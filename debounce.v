==> flow/design.v <==
`timescale 1ns / 1ps
module debounce(
    input clk,
    input btn,
    output debounced
    );
    reg debounce_temp;
    reg [15:0] counter;
    reg sync_to_clk0;
    reg sync_to_clk1;
    always @ (posedge clk) begin
        sync_to_clk0 <= btn;
    end
    always @ (posedge clk) begin
        sync_to_clk1 <= sync_to_clk0;
    end
    always @ (posedge clk) begin
        if (debounce_temp == sync_to_clk1) begin
            counter <= 0;
        end
        else begin 
            counter <= counter + 1'b1;
            if (counter == 16'hffff) begin
                debounce_temp <= ~debounced;
            end
        end
    end
    assign debounced = debounce_temp;
endmodule
# Tool chain data of debounce
# What the tools print for debounce, step after step.
# Line numbers count from 1 in the design file above.
# Operators carry their Yosys type and port widths (W data, S select, Z words).
# Library cell names are shortened.
# The mark - stands for no value.
[inputs] design="debounce" clock="clk" library="sky130hd" pvt_corner="tt_025C_1v80"

# Elaborated design
# Counts by Yosys on the flattened word-level netlist (proc, flatten, opt, wreduce; memories kept). Register bits leave out memories and registers merged into their read ports (data or address); mux counts leave out enables and synchronous resets folded into registers. Print and check cells are left out. Cells with the same type and inputs are merged into one.
[word_totals] elab_cells=10 ff_bits=19 rom_bits=0 n_memories=0 clocked_rd_ports_x_width=0 ramBits=0 latchBits=0
[op_classes] n_cmp=0 n_mux=0 div=0 mul=0 add_sub_neg=1 bitwise=2 n_shift=0 reduce_logical=1 equal=2
[op_table] op="$add A16 B1 Y16 const B" n=1
[op_table] op="$eq A16 B16 Y1 const B" n=1
[op_table] op="$not A1 Y1" n=2
[op_table] op="$reduce_and A2 Y1" n=1
[op_table] op="$eq A1 B1 Y1" n=1

# Longest topological paths
# Yosys ltp: most cells in a row. Word level: on the elaborated netlist, between registers, memories and ports. Mapped: between sequential cells and ports; inverters and the memories' decode and read muxes count.
[logic_depth] ltp_word=3 abc_area=0 ltp_mapped=5 ltp_nobuf=5

# Netlist
# The flow's flattened synthesis, as Yosys stat reports it; memories are mapped. The netlist is that of the ABC_AREA named above (0 if unset); the other value can give another one.
[mapped] cell_count=84 ff_cells=19 buf_cells=1 area_um2=800.8 seqArea_um2=390.4
[by_type] cell_type="dfxtp_1" n=18
[by_type] cell_type="xnor2_1" n=10
[by_type] cell_type="nor2_1" n=13
[by_type] cell_type="edfxtp_1" n=1
[by_type] cell_type="nand4_2" n=2
[by_type] cell_type="nor3_1" n=5
[by_type] cell_type="nor4_4" n=1
[by_type] cell_type="nand3_1" n=4
[by_type] cell_type="inv_1" n=5
[by_type] cell_type="nor4_1" n=3
[by_type] cell_type="xor2_1" n=2
[by_type] cell_type="nand2_1" n=4
[by_type] cell_type="ha_1" n=1
[by_type] cell_type="nand4_1" n=2
[by_type] cell_type="or3_4" n=1
[by_type] cell_type="a21oi_1" n=2
[by_type] cell_type="mux2i_1" n=1
[by_type] cell_type="nand3_2" n=1
# Other cell types: 7; their cells: 8.

# Worst setup path after synthesis
# Path of least setup slack by OpenSTA after synthesis, without wires, with an ideal clock, recovery checks aside; 20% of the period is set as input and as output delay. Where synthesis merged equal registers, the netlist keeps one of their names.
[synth_timing] path_type="register -> register" startpoint="reg counter[8]" endpoint="reg debounce_temp" driving_pins=4 slack_ns=0.384 tclk_ns=1.86 path_delay_ns=1.476 arrival_ns=1.150 t_required_ns=1.534 launch_ns=0.000 synth_period_reached_ns=1.476
# "path_delay_ns" is the arrival time less input delay plus setup time.
# "driving_pins": output pins that drive a net of the path, with the launching flip-flop's if there is one; two outputs of one cell count as two.
# "synth_period_reached_ns" = period - worst setup slack (recovery checks aside). The figure is calculated, with input and output delays left at 20% of the set period.
# The rows between start and end are the longest chain of elaborated cells between them; the timing report does not say that the signal goes this way. Where chains are equally long, one stands for them.
# A line is the first line of the expression or statement that the cell stems from. Yosys adds cells for indexed reads and writes and turns some case tables into memories.
[synth_between] cell_sequence="dfxtp_1 nand4_2 or3_4 nor4_1" elab_chain_cells=2
[synth_lines] element="from (decl)" line=8 source="reg [15:0] counter;"
[synth_lines] element="from (assign)" line=19 source="counter <= 0;"
[synth_lines] element="from (assign)" line=22 source="counter <= counter + 1'b1;"
[synth_lines] element="$eq A16 B16 Y1" line=23 source="if (counter == 16'hffff) begin"
[synth_lines] element="$reduce_and A2 Y1"
[synth_lines] element="to (assign)" line=24 source="debounce_temp <= ~debounced;"
[synth_lines] element="to (decl)" line=7 source="reg debounce_temp;"

# Timing after layout
# From the final timing report of record 1: the path of least setup slack in the routed layout; clock arrival at registers is part of the times.
[layout_timing] path_type="register -> output" startpoint="reg debounce_temp" endpoint="out debounced" launch_ns=0.29 tclk_ns=2.69 arrival_ns=1.24 output_delay_ns=0.54 t_required_ns=2.15 slack_ns=0.91 driving_pins=2
[layout_between] cell_sequence="edfxtp_1 clkdlybuf4s50_1" elab_chain_cells=0
[layout_lines] element="from (decl)" line=7 source="reg debounce_temp;"
[layout_lines] element="from (assign)" line=24 source="debounce_temp <= ~debounced;"
[layout_lines] element="to (decl)" line=5 source="output debounced"

Add stored flow runs of debounce

Top module debounce; platform sky130hd; tools Yosys and OpenROAD; 2 stored runs in no particular order. Input and output delays are each 20% of the period that was set; the output load is 0.01 pF.
"achieved clock period" is the run's clock period less its worst setup slack. It is reckoned from that one timing run; input and output delays stay at 20% of the period that was set.
"worst setup path time" means the part of the period allowed to the worst setup path (the constraints hold back 20% at inputs and 20% at outputs) less its slack; where the path has registers, the arrival times of their clocks count too.
By "power" is meant OpenSTA's value without simulated activity: inputs other than the clock are taken to toggle once in ten clock periods, and the tool carries that through the logic.
[record 1] settings: period_ns=2.69, CORE_UTILIZATION=52, SETUP_SLACK_MARGIN=-0.14, PLACE_DENSITY_LB_ADDON=0.19, GPL_TIMING_DRIVEN=1, CTS_CLUSTER_DIAMETER=259, SLEW_MARGIN=35, MAX_ROUTING_LAYER=met5, CAP_MARGIN=20, CORE_MARGIN=2
[record 1] result: chip area after synthesis (Yosys) 800.8 sq um, die area 1869.7 sq um, standard-cell area of the final layout 870.8 sq um, utilization 59.2 %, worst setup slack after layout 0.913 ns, total negative slack 0.000 ns, worst hold slack 0.337 ns, power 0.0004526 W, achieved clock period 1.777 ns, worst setup path time 1.24 ns, worst setup path kind register -> output
[record 2] settings: period_ns=1.26, CORE_UTILIZATION=55, SETUP_SLACK_MARGIN=0.21, PLACE_DENSITY_LB_ADDON=0.26, CORE_ASPECT_RATIO=1.95, CELL_PAD_IN_SITES_DETAIL_PLACEMENT=1, TNS_END_PERCENT=90, GPL_TIMING_DRIVEN=0, MIN_ROUTING_LAYER=met2, CAP_MARGIN=20, CORE_MARGIN=2, SLEW_MARGIN=20
[record 2] result: did not finish, floorplanning stopped with PDN-0185
