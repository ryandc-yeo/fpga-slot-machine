==> flow/design.v <==
`timescale 1ns / 1ps
module clk_gradual(
    input clk,
    input clk_twohz,  
    input is_spinning,
    output stop1,
    output  stop2,
    output  stop3,
    output stop4
);
reg[7:0] counter = 0;
reg temp1 = 1'b0;
reg temp2 = 1'b0;
reg temp3 = 1'b0;
reg temp4 = 1'b0;
always @(posedge clk_twohz) begin
    if (counter == 8'd2) begin
        temp1 <= 1'b1;
    end
    if (counter == 8'd3) begin
        temp2 <= 1'b1;
    end
    if (counter == 8'd4) begin
        temp3 <= 1'b1;
    end
    if (counter == 8'd5) begin
        temp4 <= 1'b1;
    end
    else begin
        counter <= counter + 8'b1;
    end
end
assign stop1 = temp1;
assign stop2 = temp2;
assign stop3 = temp3;
assign stop4 = temp4;
endmodule
=== Reports on clk_gradual ===
The steps from the RTL of clk_gradual to its reports follow in flow order.
Lines are those of the file above, counted from 1.
Operators carry their Yosys type and port widths (W data, S select, Z words).
A cell with - has no value.

* Design top: clk_gradual
* Clock input: clk_twohz
* Standard-cell library: sky130hd
* Library corner: tt_025C_1v80

=== Elaborated design ===
Source: Yosys, flattened and elaborated, memories not mapped. Widths are those after wreduce; folded enables and synchronous resets count as part of the registers. Registers that Yosys merges into a memory's read port (data or address) are not register bits. Print and check cells do not count. Equal cells are merged and count once.

* Flip-flop bits (word level): 12

* Add/sub/neg operators: 1
* Equality and inequality tests: 4

{| class="wikitable"
|+ Operator list
! operator !! count
|-
| $eq A8 B2 Y1 const B || 2
|-
| $eq A8 B3 Y1 const B || 2
|-
| $add A8 B1 Y8 const B || 1
|}

=== Logic depth ===
Longest topological path by Yosys (ltp), each cell counted once; first at word level (registers and memories cut), then after technology mapping (sequential cells cut; the memories' decode and read muxes count).

* Word-level depth: 1
* ABC_AREA: 0
* Depth in mapped cells: 4

=== Mapped cells and area ===
Yosys stat after the flow's synthesis: flattened, memories mapped to cells. It holds for the ABC_AREA given above (unset counts as 0); a run with the other value may have another netlist.
Totals and module areas in this step are rounded.

* Mapped flip-flops: 12
* Sequential area: 360 sq um
* Mapped cells: 40
* Cell area after synthesis: 582 sq um

{| class="wikitable"
|+ Cells by type
! cell !! count !! total area (sq um)
|-
| sky130_fd_sc_hd__edfxtp_1 || 12 || 360.346
|-
| sky130_fd_sc_hd__ha_1 || 4 || 50.048
|-
| sky130_fd_sc_hd__xnor2_1 || 5 || 43.792
|-
| sky130_fd_sc_hd__nand3_1 || 6 || 30.029
|-
| sky130_fd_sc_hd__nor4b_2 || 2 || 30.029
|-
| sky130_fd_sc_hd__and3_1 || 4 || 25.024
|-
| sky130_fd_sc_hd__or4_4 || 1 || 11.261
|-
| sky130_fd_sc_hd__xor2_1 || 1 || 8.758
|-
| sky130_fd_sc_hd__inv_1 || 2 || 7.507
|-
| sky130_fd_sc_hd__nor2_2 || 1 || 6.256
|-
| sky130_fd_sc_hd__buf_2 || 1 || 5.005
|-
| sky130_fd_sc_hd__conb_1 || 1 || 3.754
|}

=== Timing after synthesis ===
OpenSTA on the mapped netlist: ideal clock, no wires. The path of least setup slack (recovery checks aside). Input and output delay are each 20% of the period. Register names are those of the netlist, which keeps one name where synthesis merged equal registers.

* Kind: register to register
* Start: register counter[5]
* End: register counter[0]
* Buffers on the path: 0
* Arrival time: 1335 ps
* Clock period: 2460 ps
* Time at the first pin: 0 ps
* Stages: 4
* Path slack: 798 ps
* Setup time: 327 ps
* Path delay: 1662 ps
* Period reached after synthesis: 1662 ps

"path delay" is the arrival time less input delay plus setup time.
"stages": output pins that drive a net of the path, with the launching flip-flop's if there is one; two outputs of one cell count as two.
"period reached after synthesis" is the clock period less the worst setup slack; recovery checks do not enter. This is arithmetic on one report: input and output delays are still those of the set period (20% each).
Between the ends stands the longest chain of elaborated cells between them, by number of cells; it is not shown to be the way that was timed. Of several equally long chains one is given.
Each line given opens the expression or statement behind the cell; cells for indexed reads and writes are added by Yosys, which also makes memories of some case tables.

* Path through: sky130_fd_sc_hd__edfxtp_1 -> sky130_fd_sc_hd__or4_4 -> sky130_fd_sc_hd__nor2_2 -> sky130_fd_sc_hd__nand3_1
* Length of the longest elaborated chain: 1
* Elaborated cells between the ends (all ways): 1
* RTL lines with such cells: 1
* Those cells by class: 1 x eq/ne

{| class="wikitable"
|+ RTL lines, path post-synthesis
! element !! line !! RTL
|-
| from (decl) || 11 || <nowiki>reg[7:0] counter = 0;</nowiki>
|-
| from (assign) || 30 || <nowiki>counter <= counter + 8'b1;</nowiki>
|-
| $eq A8 B3 Y1 || 26 || <nowiki>if (counter == 8'd5) begin</nowiki>
|-
| to (assign) || 30 ||
|-
| to (decl) || 11 ||
|}

=== Worst path after layout ===
Path of least setup slack in the final report of run 1 (OpenROAD, finished layout, wires in). Where an end is a register, its clock arrival counts in the times.
The report prints the path's times to 10 ps; the period is as set.

* Kind: register to register
* Start: register counter[5]
* End: register counter[0]
* Buffers on the path: 0
* Clock period: 2850 ps
* Setup time: 340 ps
* Time at the first pin: 270 ps
* Path slack: 1030 ps
* Stages: 4
* Arrival time: 1740 ps

Between the ends stands the longest chain of elaborated cells between them, by number of cells; it is not shown to be the way that was timed. Of several equally long chains one is given.

* Path through: sky130_fd_sc_hd__edfxtp_1 -> sky130_fd_sc_hd__or4_4 -> sky130_fd_sc_hd__nor2_2 -> sky130_fd_sc_hd__nand3_1
* Length of the longest elaborated chain: 1
* Elaborated cells between the ends (all ways): 1
* RTL lines with such cells: 1
* Those cells by class: 1 x eq/ne

{| class="wikitable"
|+ RTL lines, path after layout
! element !! line !! RTL
|-
| from (decl) || 11 || <nowiki>reg[7:0] counter = 0;</nowiki>
|-
| from (assign) || 30 || <nowiki>counter <= counter + 8'b1;</nowiki>
|-
| $eq A8 B3 Y1 || 26 || <nowiki>if (counter == 8'd5) begin</nowiki>
|-
| to (assign) || 30 ||
|-
| to (decl) || 11 ||
|}

==> runs of clk_gradual <==
Stored flow runs of clk_gradual (2 of them; Yosys, OpenROAD, sky130hd). They differ in their settings and are not a sequence. Constraints: input delay and output delay 20% of the set period each, output load 0.01 pF.
By "worst setup path time" is meant the share of the clock period that the worst setup path is allowed (20% is reserved at inputs, 20% at outputs), minus its slack. Clock arrival times at its registers enter into it.
"power" rests on the timing tool's default activity at the inputs, not on a simulated workload.
"worst setup path time" is known to 10 ps.
Values from the reports are rounded here.

Run 1
==> flow/run.sh <==
#!/bin/bash
# the make line also repeats the synthesis and layout settings of config.mk as NAME=value (left out here)
make -C /OpenROAD-flow-scripts/flow DESIGN_CONFIG=/design/flow/config.mk WORK_HOME=/design/flow/orfs CLKGATE_MAP_FILE= finish
==> flow/config.mk <==
export PLATFORM = sky130hd
export DESIGN_NAME = clk_gradual
export DESIGN_NICKNAME = clk_gradual
export VERILOG_FILES = /design/flow/design.v
export SDC_FILE = /design/flow/constraint.sdc
export NUM_CORES = 4
export LEC_CHECK = 0
export CAP_MARGIN = 20
export CORE_MARGIN = 2
export CORE_UTILIZATION = 40
export SLEW_MARGIN = 20
==> flow/constraint.sdc <==
create_clock -name core_clock -period 2.85 [get_ports {clk_twohz}]
set_input_delay 0.5700 -clock core_clock [delete_from_list [all_inputs] [get_ports {clk_twohz}]]
set_output_delay 0.5700 -clock core_clock [all_outputs]
set_load 0.01 [all_outputs]

==> results of run 1 <==
chip area after synthesis (Yosys): 582 sq um
die area: 1780 sq um
utilization: 50.2%
worst setup slack after layout: 1030 ps
total negative slack: 0 ps
worst hold slack: 603 ps
power: 295 uW
worst setup path time: 1820 ps
worst setup path kind: register to register

Run 2
==> flow/run.sh <==
#!/bin/bash
# the make line also repeats the synthesis and layout settings of config.mk as NAME=value (left out here)
make -C /OpenROAD-flow-scripts/flow DESIGN_CONFIG=/design/flow/config.mk WORK_HOME=/design/flow/orfs CLKGATE_MAP_FILE= finish
==> flow/config.mk <==
export PLATFORM = sky130hd
export DESIGN_NAME = clk_gradual
export DESIGN_NICKNAME = clk_gradual
export VERILOG_FILES = /design/flow/design.v
export SDC_FILE = /design/flow/constraint.sdc
export NUM_CORES = 4
export LEC_CHECK = 0
export ABC_AREA = 1
export CAP_MARGIN = 10
export CORE_MARGIN = 6
export CORE_UTILIZATION = 58
export GPL_ROUTABILITY_DRIVEN = 0
export HOLD_SLACK_MARGIN = -0.04
export MIN_ROUTING_LAYER = met2
export PLACE_DENSITY_LB_ADDON = 0.07
export SETUP_SLACK_MARGIN = 0.19
export SLEW_MARGIN = 25
==> flow/constraint.sdc <==
create_clock -name core_clock -period 1.14 [get_ports {clk_twohz}]
set_input_delay 0.2280 -clock core_clock [delete_from_list [all_inputs] [get_ports {clk_twohz}]]
set_output_delay 0.2280 -clock core_clock [all_outputs]
set_load 0.01 [all_outputs]

==> results of run 2 <==
chip area after synthesis (Yosys): 606 sq um
die area: 1960 sq um
utilization: 96.2%
worst setup slack after layout: -329 ps
total negative slack: -3350 ps
worst hold slack: 757 ps
power: 713 uW
worst setup path time: 1470 ps
worst setup path kind: register to register
