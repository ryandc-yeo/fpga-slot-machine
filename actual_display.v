==> flow/design.v <==
`timescale 1ns / 1ps
module actual_display(
	fast_clk,
	clk_blink,
	sel,
	seg1,
	seg2,
	seg3,
	seg4,
	score1,
	score2,
	score3,
	score4,
	is_spinning,
    seg, 
    an
	);
	input fast_clk;  
	input clk_blink;
	input sel;
	input  [6:0] seg1;
    input [6:0] seg2;
	input [6:0] seg3;
	input [6:0] seg4;
	input [6:0] score1;
	input [6:0] score2;
	input [6:0] score3;
	input [6:0] score4;
    input is_spinning;
	output  [6:0] seg;
	output  [3:0] an;
	reg[6:0] temp_seg = 7'b1111001;
	reg[3:0] temp_an = 4'b0000;
	reg[1:0] pos = 2'b00;
    always @(posedge fast_clk) begin
        if (pos ==0) begin  
            if (!is_spinning && sel) begin
                temp_seg <= score1;
            end
            else begin
                temp_seg <= seg1;
            end
            temp_an <= 4'b0111;
            pos <= pos + 1'b1;
        end
        else if (pos ==1) begin  
            if (!is_spinning && sel) begin
                temp_seg <= score2;
            end
            else begin
                temp_seg <= seg2;
            end
            temp_an <= 4'b1011;
            pos <= pos + 1'b1;
        end
        else if (pos ==2) begin  
            if (!is_spinning && sel) begin
                temp_seg <= score3;
            end
            else begin
                temp_seg <= seg3;
            end
            temp_an <= 4'b1101;
            pos <= pos + 1'b1;
       end
       else if (pos ==3) begin  
            if (!is_spinning && sel) begin
               temp_seg <= score4;
           end
           else begin
               temp_seg <= seg4;
           end
           temp_an <= 4'b1110;
           pos <= pos + 1'b1;
       end
    end
    assign an = temp_an;
    assign seg = temp_seg;
endmodule
# Tool chain data of actual_display
# Tool output for the design above, in the order of the flow.
# Lines are those of the file above, counted from 1.
# Library cell names are shortened.
# Not given: --
dict set report design {
  design {actual_display}
  clk_port {fast_clk}
  lib {sky130hd}
  pvt_corner {tt_025C_1v80}
}

# Word-level counts
# Source: Yosys, flattened and elaborated, memories not mapped. Widths are those after wreduce. Registers that Yosys merges into a memory's read port (data or address) are not register bits. Print and check cells do not count. Equal cells are merged and count once.
dict set report bits {
  register_bits 13
  elab_cells 32
}
dict set report op_classes {
  n_addsub 1
  n_eq 3
  n_mux 15
  n_reduce_logical 8
}
# cell count
set ops {}
lappend ops {{two-way mux 7 bit} 8}
lappend ops {{two-way mux 4 bit} 3}
lappend ops {{two-way mux 2 bit} 4}
lappend ops {{equality test 2 bit with constant B} 2}
lappend ops {{nonzero test 4 bit} 1}
lappend ops {{nonzero test 3 bit} 1}
lappend ops {{OR reduction 3 bit} 1}
lappend ops {{adder 2 x 1 -> 2 bit with constant B} 1}
lappend ops {{equality test 2 x 1 -> 1 bit with constant B} 1}
lappend ops {{logical NOT 2 bit} 1}
lappend ops {{nonzero test 2 bit} 1}
lappend ops {{OR reduction 2 bit} 1}
lappend ops {{logical AND 1 bit} 1}
lappend ops {{logical NOT 1 bit} 1}

# Longest topological paths
# Longest topological path by Yosys (ltp), each cell counted once; first at word level (registers and memories cut), then after technology mapping (sequential cells cut; the memories' decode and read muxes count).
dict set report logic_depth {
  depth_word 7
  ABC_AREA 0
  ltp_mapped 6
  depth_no_buf 5
}

# Synthesis result
# Yosys stat after the flow's synthesis: flattened, memories mapped to cells. It holds for the ABC_AREA given above (unset counts as 0); a run with the other value may have another netlist.
# Totals and module areas in this step are rounded.
dict set report mapped {
  stdcells 77
  synth_area_um2 960
  sequential_area_um2 350
  flip_flops 13
}
# type count
set by_type {}
lappend by_type {edfxtp_1 9}
lappend by_type {mux4_1 4}
lappend by_type {mux2i_1 10}
lappend by_type {dfxtp_1 4}
lappend by_type {ha_1 6}
lappend by_type {mux4_2 3}
lappend by_type {mux2_2 4}
lappend by_type {nor2_1 9}
lappend by_type {a221o_1 3}
lappend by_type {a221oi_1 3}
lappend by_type {inv_1 5}
lappend by_type {nand2b_4 1}
lappend by_type {buf_6 1}
lappend by_type {a21oi_1 2}
lappend by_type {buf_2 2}
lappend by_type {o21ai_0 2}
lappend by_type {nand2_1 2}
lappend by_type {o211ai_1 1}
# Not listed: further types 6, cells in them 6.

# Worst setup path after synthesis
# Path of least setup slack by OpenSTA after synthesis, without wires, with an ideal clock, recovery checks aside; 20% of the period is set as input and as output delay. Where synthesis merged equal registers, the netlist keeps one of their names.
dict set report synth_timing {
  kind {register -> register}
  start {register pos[0]}
  end {register temp_seg[0]}
  period_ns 3.36
  t_arrival_ns 1.660
  path_slack_ns 1.439
  delay_ns 1.921
  driving_pins 6
  synth_period_reached_ns 1.921
}
# "delay_ns" is the arrival time less input delay plus setup time.
# "driving_pins" counts driving pins, that of a launching flip-flop among them; a cell with two outputs on the path counts twice.
# "synth_period_reached_ns" = period - worst setup slack (recovery checks aside). The figure is calculated, with input and output delays left at 20% of the set period.
# The rows between start and end are the longest chain of elaborated cells between them; the timing report does not say that the signal goes this way. Where chains are equally long, one stands for them.
# Each line given opens the expression or statement behind the cell; cells for indexed reads and writes are added by Yosys, which also makes memories of some case tables.
# At most two assigning lines are given for a register; there are more.
# Ways into the end's enable are left out, as the timed path ends at the data pin.
dict set report synth_between {
  path_cell_list {edfxtp_1 inv_1 ha_1 buf_6 mux4_2 a221o_1}
  elab_chain_len 5
  cone_cells 8
  lines_between 4
}
# item line_no
set synth_lines {}
lappend synth_lines {{start: declaration} 34} ;# reg[1:0] pos = 2'b00;
lappend synth_lines {{start: assignment} 44} ;# pos <= pos + 1'b1;
lappend synth_lines {{start: assignment} 54} ;# pos <= pos + 1'b1;
lappend synth_lines {{equality test 2 bit} 66} ;# else if (pos ==3) begin
lappend synth_lines {{two-way mux 7 bit} 66}
lappend synth_lines {{two-way mux 7 bit} 56} ;# else if (pos ==2) begin
lappend synth_lines {{two-way mux 7 bit} 46} ;# else if (pos ==1) begin
lappend synth_lines {{two-way mux 7 bit} 36} ;# if (pos ==0) begin
lappend synth_lines {{end: assignment} 38}
lappend synth_lines {{end: assignment} 41} ;# temp_seg <= seg1;
lappend synth_lines {{end: declaration} 32} ;# reg[6:0] temp_seg = 7'b1111001;

# Timing after layout
# From the final timing report of record 1: the path of least setup slack in the routed layout; clock arrival at registers is part of the times.
dict set report layout_timing {
  kind {register -> register}
  start {register pos[1]}
  end {register temp_seg[6]}
  period_ns 2.01
  t_arrival_ns 1.97
  path_slack_ns 0.07
  driving_pins 8
}
# The rows between start and end are the longest chain of elaborated cells between them; the timing report does not say that the signal goes this way. Where chains are equally long, one stands for them.
# At most two assigning lines are given for a register; there are more.
# Ways into the end's enable are left out, as the timed path ends at the data pin.
dict set report layout_between {
  path_cell_list {edfxtp_1 buf_4 inv_1 ha_1 buf_6 nand2b_2 nor2_1 a221o_1}
  elab_chain_len 5
  cone_cells 8
  lines_between 4
}
# item line_no
set layout_lines {}
lappend layout_lines {{start: declaration} 34} ;# reg[1:0] pos = 2'b00;
lappend layout_lines {{start: assignment} 44} ;# pos <= pos + 1'b1;
lappend layout_lines {{start: assignment} 54} ;# pos <= pos + 1'b1;
lappend layout_lines {{equality test 2 bit} 66} ;# else if (pos ==3) begin
lappend layout_lines {{two-way mux 7 bit} 66}
lappend layout_lines {{two-way mux 7 bit} 56} ;# else if (pos ==2) begin
lappend layout_lines {{two-way mux 7 bit} 46} ;# else if (pos ==1) begin
lappend layout_lines {{two-way mux 7 bit} 36} ;# if (pos ==0) begin
lappend layout_lines {{end: assignment} 38}
lappend layout_lines {{end: assignment} 41} ;# temp_seg <= seg1;
lappend layout_lines {{end: declaration} 32} ;# reg[6:0] temp_seg = 7'b1111001;

Subject: actual_display on sky130hd, stored results

Hello all,

Stored flow runs of actual_display (2 of them; Yosys, OpenROAD, sky130hd). They differ in their settings and are not a sequence. Constraints: input delay and output delay 20% of the set period each, output load 0.01 pF.
"period_reached_ns" means the clock period less the worst setup slack. The figure is calculated, with input and output delays left at 20% of the set period.
By "worstPathTime_ns" is meant the share of the clock period that the worst setup path is allowed (20% is reserved at inputs, 20% at outputs), minus its slack. Clock arrival times at its registers enter into it.
"power_total_mw" rests on the timing tool's default activity at the inputs, not on a simulated workload.
Values from the reports are rounded here.

[flow] record 1: files
==> flow/run.sh <==
#!/bin/bash
# the make line also repeats the synthesis and layout settings of config.mk as NAME=value (left out here)
make -C /OpenROAD-flow-scripts/flow DESIGN_CONFIG=/design/flow/config.mk WORK_HOME=/design/flow/orfs CLKGATE_MAP_FILE= finish
==> flow/config.mk <==
export PLATFORM = sky130hd
export DESIGN_NAME = actual_display
export DESIGN_NICKNAME = actual_display
export VERILOG_FILES = /design/flow/design.v
export SDC_FILE = /design/flow/constraint.sdc
export NUM_CORES = 4
export LEC_CHECK = 0
export CAP_MARGIN = 20
export CORE_MARGIN = 2
export CORE_UTILIZATION = 46
export SLEW_MARGIN = 20
==> flow/constraint.sdc <==
create_clock -name core_clock -period 2.01 [get_ports {fast_clk}]
set_input_delay 0.4020 -clock core_clock [delete_from_list [all_inputs] [get_ports {fast_clk}]]
set_output_delay 0.4020 -clock core_clock [all_outputs]
set_load 0.01 [all_outputs]

[flow] record 1: metrics
[metrics] total_die_area_um2 = 2470
[metrics] setupTns_ns = 0.000
[metrics] post_synth_area_um2 = 960
[metrics] worstPathTime_ns = 1.94
[metrics] worst_path_kind = register -> register
[metrics] finalUtil_frac = 0.913
[metrics] worst_setup_slack_ns = 0.070
[metrics] period_reached_ns = 1.940
[metrics] power_total_mw = 0.652
[metrics] final_stdcell_area_um2 = 1790
[metrics] timing.hold.ws_ns = 0.498

[flow] record 2: files
==> flow/run.sh <==
#!/bin/bash
# the make line also repeats the synthesis and layout settings of config.mk as NAME=value (left out here)
make -C /OpenROAD-flow-scripts/flow DESIGN_CONFIG=/design/flow/config.mk WORK_HOME=/design/flow/orfs CLKGATE_MAP_FILE= finish
==> flow/config.mk <==
export PLATFORM = sky130hd
export DESIGN_NAME = actual_display
export DESIGN_NICKNAME = actual_display
export VERILOG_FILES = /design/flow/design.v
export SDC_FILE = /design/flow/constraint.sdc
export NUM_CORES = 4
export LEC_CHECK = 0
export CAP_MARGIN = 20
export CELL_PAD_IN_SITES_DETAIL_PLACEMENT = 0
export CELL_PAD_IN_SITES_GLOBAL_PLACEMENT = 0
export CORE_ASPECT_RATIO = 0.51
export CORE_MARGIN = 2
export CORE_UTILIZATION = 42
export GPL_ROUTABILITY_DRIVEN = 0
export PLACE_DENSITY = 0.84
export SETUP_SLACK_MARGIN = 0.11
export SLEW_MARGIN = 25
==> flow/constraint.sdc <==
create_clock -name core_clock -period 1.29 [get_ports {fast_clk}]
set_input_delay 0.2580 -clock core_clock [delete_from_list [all_inputs] [get_ports {fast_clk}]]
set_output_delay 0.2580 -clock core_clock [all_outputs]
set_load 0.01 [all_outputs]

[flow] record 2: metrics
[metrics] total_die_area_um2 = 2710
[metrics] setupTns_ns = -8.81
[metrics] post_synth_area_um2 = 960
[metrics] worstPathTime_ns = 1.90
[metrics] worst_path_kind = register -> register
[metrics] finalUtil_frac = 0.931
[metrics] worst_setup_slack_ns = -0.607
[metrics] period_reached_ns = 1.897
[metrics] power_total_mw = 1.13
[metrics] final_stdcell_area_um2 = 2010
[metrics] timing.hold.ws_ns = 0.493

Thanks
